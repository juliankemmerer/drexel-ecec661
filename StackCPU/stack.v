==> flow/design.v <==
`timescale 1ns / 1ps
module stack
(
	data_in,  
	data_out,  
	sp,  
	reset,  
	clk,  
	push,  
	pop,  
	full  
);
parameter CPU_BIT_WIDTH = 32;
input[CPU_BIT_WIDTH-1:0] data_in;
output[CPU_BIT_WIDTH-1:0] data_out;
output[CPU_BIT_WIDTH-1:0] sp;
output full;
input reset;
input clk;
input push;
input pop;
reg[CPU_BIT_WIDTH-1:0] data_out;
reg[CPU_BIT_WIDTH-1:0] sp;
reg full;
initial begin
	data_out = 0;
	sp = -1;
	full = 0;
end
parameter stack_addr_bits=4;
parameter stack_addr_max=15;
reg[CPU_BIT_WIDTH-1:0] mem[stack_addr_max:0];
integer i = 0;
always @ (posedge clk) begin
	if(reset == 1) begin
		for(i=0; i<=stack_addr_max; i = i+1) begin
			mem[i] = 0;
		end
		data_out = 0;
		sp = -1;
	end 
	else if( (pop==1) && (push==1) ) begin
		data_out <= data_in;
	end
	else if( pop==1) begin
		if(sp > stack_addr_max) begin
			sp = -1;
			data_out <=  mem[0];
		end
		else begin
			sp <= sp -1;
			data_out <=  mem[sp];
		end
		full <= 0;
	end
	else if( push==1) begin
		if(sp==stack_addr_max) begin
			sp = stack_addr_max;
			mem[sp] <= data_in;
			full <= 1;
		end
		else begin
			sp <= sp +1;
			full <= 0;
		end
		mem[sp+1] <= data_in;
	end
	else begin
	end
end 
endmodule
-- Reports on stack
Tool output for the design above, in the order of the flow.
Lines are those of the file above, counted from 1.
Operators carry their Yosys type and port widths (W data, S select, Z words).
Cell names lack the library's common part.
A cell with n/a has no value.
- top: stack
- clock port: clk
- standard-cell library: sky130hd
- library corner: tt_025C_1v80

-- Word level
Source: Yosys, flattened and elaborated. Widths are those after wreduce. Registers that Yosys merges into a memory's read port (data or address) are not register bits. Print and check cells do not count. Equal cells are merged and count once.
- noted flip-flop bits (word level): 577
- bits of input ports: 36
- noted output and inout port bits: 65
- elaborated cells at 97
- noted $add $sub $neg: 3
- $lt $le $gt $ge at 1
- noted equality and inequality tests: 31
- noted mux-type cells: 16
- bitwise logic cells: 3
- reduce/logical cells at 24
- operators by type and width (operator ; number):
    $pmux W32 S16 ; 1
    $mux W32 ; 13
    $eq A4 B4 Y1 const B ; 16
    $reduce_and A4 Y1 ; 16
    $add A32 B1 Y32 const B ; 1
    $sub A32 B1 Y32 const B ; 1
    $gt A32 B4 Y1 const B ; 1
    $eq A32 B4 Y1 const B ; 1
    $eq A4 B3 Y1 const B ; 8
    $eq A4 B2 Y1 const B ; 4
    $eq A4 B1 Y1 const B ; 2
    $logic_not A4 Y1 ; 2
    $reduce_bool A2 Y1 ; 3
    $add A4 B1 Y4 const B ; 1
    $not A1 Y1 ; 3
    $reduce_and A3 Y1 ; 1
    $reduce_and A2 Y1 ; 1
    $mux W1 ; 2
    $logic_and A1 B1 Y1 ; 1

-- Logic depth
Yosys ltp: most cells in a row. Word level: on the elaborated netlist, between registers, memories and ports. Mapped: between sequential cells and ports; inverters and the memories' decode and read muxes count.
- word-level depth at 10
- ABC_AREA: 0
- gate-level depth with buffers: 12

-- After synthesis
Yosys stat after the flow's synthesis: flattened, memories mapped to cells. It holds for the ABC_AREA given above (unset counts as 0); a run with the other value may have another netlist.
The area totals of this step are shown rounded.
- noted cells in the netlist: 2971
- cell area after synthesis at 0.0253 mm²
- area of sequential cells: 0.0116 mm²
- flip-flops: 577
- buffers: 311
- cells by type (cell ; number ; area in all (µm²)):
    dfxtp_1 ; 576 ; 1.15E+04
    mux2i_1 ; 303 ; 3.03E+03
    nand2_1 ; 514 ; 1929.35
    a21oi_1 ; 295 ; 1.48E+03
    nor2_1 ; 342 ; 1.28E+03
    clkbuf_1 ; 236 ; 885.85
    a22oi_1 ; 105 ; 788.256
    a222oi_1 ; 36 ; 360.346
    nand3_1 ; 68 ; 340.326
    o21ai_0 ; 59 ; 295.283
    nor3b_1 ; 34 ; 255.245
    a22o_1 ; 27 ; 236.477
    buf_2 ; 46 ; 230.221
    nor3_1 ; 30 ; 150.144
    a221oi_1 ; 16 ; 140.134
    o22ai_1 ; 21 ; 131.376
    buf_4 ; 17 ; 127.622
    o311ai_0 ; 13 ; 113.859
Other cell types: 63; their cells: 233.

-- Path before layout
OpenSTA on the mapped netlist: ideal clock, no wires. The path of least setup slack (recovery checks aside). Input and output delay are each 20% of the period. Register names are those of the netlist, which keeps one name where synthesis merged equal registers.
- path type: input -> register
- start point: input port push
- end point: register mem[5][10]
- period at 6.34 ns
- noted setup time: 0.128 ns
- time at the first pin: 1.268 ns
- noted arrival: 3.110 ns
- setup slack at 3.103 ns
- path delay at 1.970 ns
- noted stages: 9
- path buffers at 2
- period reached after synthesis: 3.237 ns
"path delay" = arrival - input delay + setup time.
"stages" counts driving pins, that of a launching flip-flop among them; a cell with two outputs on the path counts twice.
"period reached after synthesis" is the clock period less the worst setup slack; recovery checks do not enter. This is arithmetic on one report: input and output delays are still those of the set period (20% each).
Between the ends stands the longest chain of elaborated cells between them, by number of cells; it is not shown to be the way that was timed. Of several equally long chains one is given.
Each line given opens the expression or statement behind the cell; cells for indexed reads and writes are added by Yosys, which also makes memories of some case tables.
Where a signal picks the word or bit written, the line may be left out of the assigning lines.
- cells stage by stage: ha_1 > nor3b_4 > nand2b_1 > buf_2 > or2_1 > nor3_4 > buf_6 > mux2i_1 > nor2_1
- cells in the longest elaborated chain: 7
- ends and longest elaborated chain, after synthesis (what ; line ; text):
    from (decl) ; 20 ; input push;
    $mux W32 ; 56 ; else if( push==1) begin
    $mux W32 ; 45 ; else if( pop==1) begin
    $mux W32 ; 42 ; else if( (pop==1) && (push==1) ) begin
    $mux W32 ; 35 ; if(reset == 1) begin
    $add A4 B1 Y4 ; 66 ; mem[sp+1] <= data_in;
    $eq A4 B3 Y1 ; 66 ;
    $reduce_and A4 Y1 ; n/a ;
    to (assign) ; 37 ; mem[i] = 0;
    to (decl) ; 32 ; reg[CPU_BIT_WIDTH-1:0] mem[stack_addr_max:0];

-- Worst path after layout
Path of least setup slack in the final report of stored run 1 (OpenROAD, finished layout, wires in). Where an end is a register, its clock arrival counts in the times.
- path type: register -> register
- start point: register sp[0]
- end point: register data_out[20]
- period at 3.44 ns
- noted setup time: 0.09 ns
- time at the first pin: 0.62 ns
- noted arrival: 3.62 ns
- setup slack at 0.35 ns
- noted stages: 11
- path buffers at 2
Between the ends stands the longest chain of elaborated cells between them, by number of cells; it is not shown to be the way that was timed. Of several equally long chains one is given.
At most two assigning lines are given for a register; there are more.
- cells stage by stage: dfxtp_1 > inv_1 > buf_4 > ha_1 > inv_1 > nor2_4 > buf_4 > a222oi_1 > o2111ai_1 > nor2_1 > o32ai_1
- cells in the longest elaborated chain: 5
- ends and longest elaborated chain, post-layout (what ; line ; text):
    from (decl) ; 16 ; output[CPU_BIT_WIDTH-1:0] sp;
    from (assign) ; 40 ; sp = -1;
    from (assign) ; 47 ; sp = -1;
    $eq A4 B4 Y1 ; 52 ; data_out <= mem[sp];
    $pmux W32 S16 ; 52 ;
    $mux W32 ; 46 ; if(sp > stack_addr_max) begin
    $mux W32 ; 45 ; else if( pop==1) begin
    $mux W32 ; 42 ; else if( (pop==1) && (push==1) ) begin
    to (assign) ; 43 ; data_out <= data_in;
    to (assign) ; 48 ; data_out <= mem[0];
    to (decl) ; 15 ; output[CPU_BIT_WIDTH-1:0] data_out;

Wiki page: stack / flow data

Settings and measured results of 2 stored flow runs for module stack (sky130hd), not sorted in any way. The constraints put input and output delay at 20% of the set period each and load the outputs with 0.01 pF.
"period reached" means the clock period less the worst setup slack. The figure is calculated, with input and output delays left at 20% of the set period.
By "critical setup path time" is meant the share of the clock period that the worst setup path is allowed (20% is reserved at inputs, 20% at outputs), minus its slack. Clock arrival times at its registers enter into it.
"total power after layout" rests on the timing tool's default activity at the inputs, not on a simulated workload.
The results are shown rounded.

Stored run 1

==> flow/run.sh <==
#!/bin/bash
# the make line also repeats the synthesis and layout settings of config.mk as NAME=value (left out here)
make -C /OpenROAD-flow-scripts/flow DESIGN_CONFIG=/design/flow/config.mk WORK_HOME=/design/flow/orfs CLKGATE_MAP_FILE= finish
==> flow/config.mk <==
export PLATFORM = sky130hd
export DESIGN_NAME = stack
export DESIGN_NICKNAME = stack
export VERILOG_FILES = /design/flow/design.v
export SDC_FILE = /design/flow/constraint.sdc
export NUM_CORES = 4
export LEC_CHECK = 0
export CAP_MARGIN = 20
export CORE_MARGIN = 2
export CORE_UTILIZATION = 19
export CTS_CLUSTER_SIZE = 74
export GPL_TIMING_DRIVEN = 1
export PLACE_DENSITY_LB_ADDON = 0.2
export SETUP_SLACK_MARGIN = 0.32
export SLEW_MARGIN = 20
==> flow/constraint.sdc <==
create_clock -name core_clock -period 3.44 [get_ports {clk}]
set_input_delay 0.6880 -clock core_clock [delete_from_list [all_inputs] [get_ports {clk}]]
set_output_delay 0.6880 -clock core_clock [all_outputs]
set_load 0.01 [all_outputs]

Measured in stored run 1:
- worst hold slack at 0.451 ns
- std-cell area (final layout): 0.0311 mm²
- noted the setup slack of the worst path: 0.352 ns
- noted the utilization of the finished layout: 0.236
- total power after layout: 0.0161 W
- period reached: 3.088 ns
- noted the final setup TNS: 0.000 ns
- noted the area of the synthesized netlist: 0.0253 mm²
- critical setup path time: 3.09 ns
- class of the worst setup path: register -> register
- area of the die at 0.136 mm²

Stored run 2

==> flow/run.sh <==
#!/bin/bash
# the make line also repeats the synthesis and layout settings of config.mk as NAME=value (left out here)
make -C /OpenROAD-flow-scripts/flow DESIGN_CONFIG=/design/flow/config.mk WORK_HOME=/design/flow/orfs CLKGATE_MAP_FILE= finish
==> flow/config.mk <==
export PLATFORM = sky130hd
export DESIGN_NAME = stack
export DESIGN_NICKNAME = stack
export VERILOG_FILES = /design/flow/design.v
export SDC_FILE = /design/flow/constraint.sdc
export NUM_CORES = 4
export LEC_CHECK = 0
export ABC_AREA = 1
export CAP_MARGIN = 20
export CORE_ASPECT_RATIO = 0.63
export CORE_MARGIN = 2
export CORE_UTILIZATION = 37
export CTS_CLUSTER_DIAMETER = 288
export GPL_ROUTABILITY_DRIVEN = 1
export MAX_ROUTING_LAYER = met5
export PLACE_DENSITY_LB_ADDON = 0.17
export SLEW_MARGIN = 20
export TNS_END_PERCENT = 60
==> flow/constraint.sdc <==
create_clock -name core_clock -period 3.0 [get_ports {clk}]
set_input_delay 0.6000 -clock core_clock [delete_from_list [all_inputs] [get_ports {clk}]]
set_output_delay 0.6000 -clock core_clock [all_outputs]
set_load 0.01 [all_outputs]

Measured in stored run 2:
- worst hold slack at 0.427 ns
- critical setup path time: 2.74 ns
- class of the worst setup path: register -> register
- period reached: 2.744 ns
- total power after layout: 0.0184 W
- noted the area of the synthesized netlist: 0.0292 mm²
- std-cell area (final layout): 0.0336 mm²
- area of the die at 0.0812 mm²
- noted the utilization of the finished layout: 0.432
- noted the setup slack of the worst path: 0.256 ns
- noted the final setup TNS: 0.000 ns
